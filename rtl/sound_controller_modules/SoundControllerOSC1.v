==> flow/design.v <==
module osc1
	(
		input wire iClock,
		input wire iReset,
		output wire oOut64,
		output wire oOut128,
		output wire oOut256
	);
	reg [16:0] 	rOscCounter;  
	always @ (posedge iClock) begin
		if (iReset) begin
			rOscCounter <= 0;
		end
		else begin
			rOscCounter <= rOscCounter+1;
		end
	end
	assign oOut64 = rOscCounter[15];
	assign oOut128 = rOscCounter[14];
	assign oOut256 = rOscCounter[13];
endmodule
## Reports on osc1

What the tools print for osc1, step after step.
Lines are those of the file above, counted from 1.
Cell names lack the library's common part.
Not given: --

| set-up | value |
|---|---|
| top | osc1 |
| clock input | iClock |
| standard-cell library | sky130hd |
| timing corner | tt_025C_1v80 |

## After elaboration

Yosys after proc, flatten, opt, wreduce and memory -nomap, before mapping. Enables and synchronous resets that opt folds into registers are not counted as muxes. Memory bits, and registers merged into a memory's read port (data or address), are not among the register bits. Print and check cells are not counted. Equal cells are merged and count once.

| cells by class | value |
|---|---|
| $add $sub $neg | 1 |

Operator list:

| kind | number |
|---|---|
| 17-bit by 1-bit adder with 17-bit output (second input constant) | 1 |

| storage and ports | value |
|---|---|
| bits in registers | 17 |
| cells after elaboration | 2 |

## Longest topological paths

Depth = most cells in a row (Yosys ltp): at word level without a register or memory, in the mapped netlist without a sequential cell, where the memories' decode and read muxes count.

| logic depth | value |
|---|---|
| depth after elaboration | 1 |
| ABC_AREA | 0 |
| depth in mapped cells | 5 |
| mapped depth without buffers | 5 |

## After synthesis

The flow's flattened synthesis, as Yosys stat reports it; memories are mapped. The netlist is that of the ABC_AREA named above (0 if unset); the other value can give another one.
Totals and module areas in this step are rounded.

| mapped netlist | value |
|---|---|
| cell count | 77 |
| sequential part of the area | 0.00032 mm² |
| cell area after synthesis | 0.000722 mm² |
| flip-flops | 16 |

Cell types:

| cell type | number | area in all (µm²) |
|---|---|---|
| dfxtp_1 | 16 | 320.307 |
| xnor2_1 | 8 | 70.067 |
| nor2_1 | 16 | 60.058 |
| nor4_2 | 3 | 37.536 |
| xor2_1 | 4 | 35.034 |
| nand4_2 | 2 | 25.024 |
| nand4_4 | 1 | 21.27 |
| nand3_1 | 4 | 20.019 |
| nand2_1 | 5 | 18.768 |
| nor3_1 | 3 | 15.014 |
| ha_1 | 1 | 12.512 |
| nand4_1 | 2 | 12.512 |
| a21oi_1 | 2 | 10.01 |
| and4_2 | 1 | 10.01 |
| nand3_2 | 1 | 10.01 |
| a31o_2 | 1 | 8.758 |
| clkbuf_1 | 2 | 7.507 |
| nand2b_1 | 1 | 6.256 |

Not listed: further types 4, cells in them 4.

## Path before layout

Source: OpenSTA report_checks on the synthesized netlist (no wires, ideal clock, input and output delay 20% of the period each), path of least setup slack; recovery checks are left aside. Register names are those of the netlist, which keeps one name where synthesis merged equal registers.

| timing after synthesis | value |
|---|---|
| path type | register to register |
| start point | register rOscCounter[0] |
| end point | register rOscCounter[14] |
| library setup time | 0.128 ns |
| data arrival time | 1.221 ns |
| buffers on the path | 0 |
| required time | 1.182 ns |
| path delay | 1.349 ns |
| setup slack | -0.039 ns |
| clock period | 1.31 ns |
| time at the first pin | 0.000 ns |
| stages | 6 |
| synthesis period reached | 1.349 ns |

"path delay" = arrival - input delay + setup time.
"stages" counts driving pins, that of a launching flip-flop among them; a cell with two outputs on the path counts twice.
"synthesis period reached" is the clock period less the worst setup slack; recovery checks do not enter. This is arithmetic on one report: input and output delays are still those of the set period (20% each).
Between the ends stands the longest chain of elaborated cells between them, by number of cells; it is not shown to be the way that was timed. Of several equally long chains one is given.
Each line given opens the expression or statement behind the cell; cells for indexed reads and writes are added by Yosys, which also makes memories of some case tables.

| between the ends, after synthesis | value |
|---|---|
| cell sequence | dfxtp_1 > ha_1 > nand4_2 > nor4_2 > xnor2_1 > nor2_1 |
| cells in the longest elaborated chain | 1 |
| elaborated cells on any way between the ends | 1 |
| those cells by class | add/sub: 1 |

Ends and longest elaborated chain, after synthesis:

| item | line | source |
|---|---|---|
| start, declared | 9 | `reg [16:0] rOscCounter;` |
| start, assigned | 12 | `rOscCounter <= 0;` |
| start, assigned | 15 | `rOscCounter <= rOscCounter+1;` |
| 17-bit by 1-bit adder with 17-bit output | 15 |  |
| end, assigned | 12 |  |
| end, assigned | 15 |  |
| end, declared | 9 |  |

## Timing after layout

Path of least setup slack in the final report of job 1 (OpenROAD, finished layout, wires in). Where an end is a register, its clock arrival counts in the times.

| timing after layout | value |
|---|---|
| path type | register to register |
| start point | register rOscCounter[3] |
| end point | register rOscCounter[15] |
| library setup time | 0.10 ns |
| clock period | 1.43 ns |
| setup slack | 0.05 ns |
| required time | 1.61 ns |
| data arrival time | 1.55 ns |
| stages | 5 |
| buffers on the path | 0 |
| time at the first pin | 0.28 ns |

Between the ends stands the longest chain of elaborated cells between them, by number of cells; it is not shown to be the way that was timed. Of several equally long chains one is given.

| between the ends, after layout | value |
|---|---|
| cell sequence | dfxtp_1 > nand3_2 > nor4_2 > xnor2_1 > nor2_1 |
| cells in the longest elaborated chain | 1 |
| elaborated cells on any way between the ends | 1 |
| those cells by class | add/sub: 1 |

Ends and longest elaborated chain, after layout:

| item | line | source |
|---|---|---|
| start, declared | 9 | `reg [16:0] rOscCounter;` |
| start, assigned | 12 | `rOscCounter <= 0;` |
| start, assigned | 15 | `rOscCounter <= rOscCounter+1;` |
| 17-bit by 1-bit adder with 17-bit output | 15 |  |
| end, assigned | 12 |  |
| end, assigned | 15 |  |
| end, declared | 9 |  |

==> results <==
Flow measurements of osc1 on sky130hd: 2 stored runs with different settings, listed in no order. Input and output delays are each 20% of the period that was set; the output load is 0.01 pF.
"clock period achieved" means the clock period less the worst setup slack. The figure is calculated, with input and output delays left at 20% of the set period.
"allowed time less slack (worst setup path)" is the time allowed to the run's worst setup path (the clock period less input and output delay, where it has them) less its slack. Clock arrival times count: a late capture clock shortens it, a late launch clock lengthens it.
Measured values are rounded.

#### Job 1

| setting | value |
|---|---|
| period_ns | `1.43` |
| CORE_UTILIZATION | `61` |
| PLACE_DENSITY | `0.67` |
| CORE_MARGIN | `7` |
| GPL_ROUTABILITY_DRIVEN | `0` |
| CTS_CLUSTER_SIZE | `97` |
| CTS_CLUSTER_DIAMETER | `335` |
| SLEW_MARGIN | `35` |
| MIN_ROUTING_LAYER | `met2` |
| MAX_ROUTING_LAYER | `met4` |
| CAP_MARGIN | `20` |

| result | value |
|---|---|
| post-route setup TNS | 0.000 ns |
| netlist area reported by Yosys | 0.000722 mm² |
| area inside the die boundary | 0.00234 mm² |
| standard-cell area after routing | 0.00086 mm² |
| post-route worst hold slack | 0.553 ns |
| setup slack of the worst path | 0.053 ns |
| utilization of the finished layout | 77.4 % |
| clock period achieved | 1.377 ns |
| allowed time less slack (worst setup path) | 1.38 ns |
| critical path type | register to register |

#### Job 2

| setting | value |
|---|---|
| period_ns | `1.52` |
| CORE_UTILIZATION | `68` |
| SETUP_SLACK_MARGIN | `0.13` |
| PLACE_DENSITY_LB_ADDON | `0.24` |
| CORE_ASPECT_RATIO | `1.73` |
| CELL_PAD_IN_SITES_GLOBAL_PLACEMENT | `2` |
| GPL_TIMING_DRIVEN | `1` |
| CAP_MARGIN | `25` |
| MIN_ROUTING_LAYER | `met1` |
| CORE_MARGIN | `2` |
| SLEW_MARGIN | `20` |

Incomplete, floorplanning halted on PDN-0185.
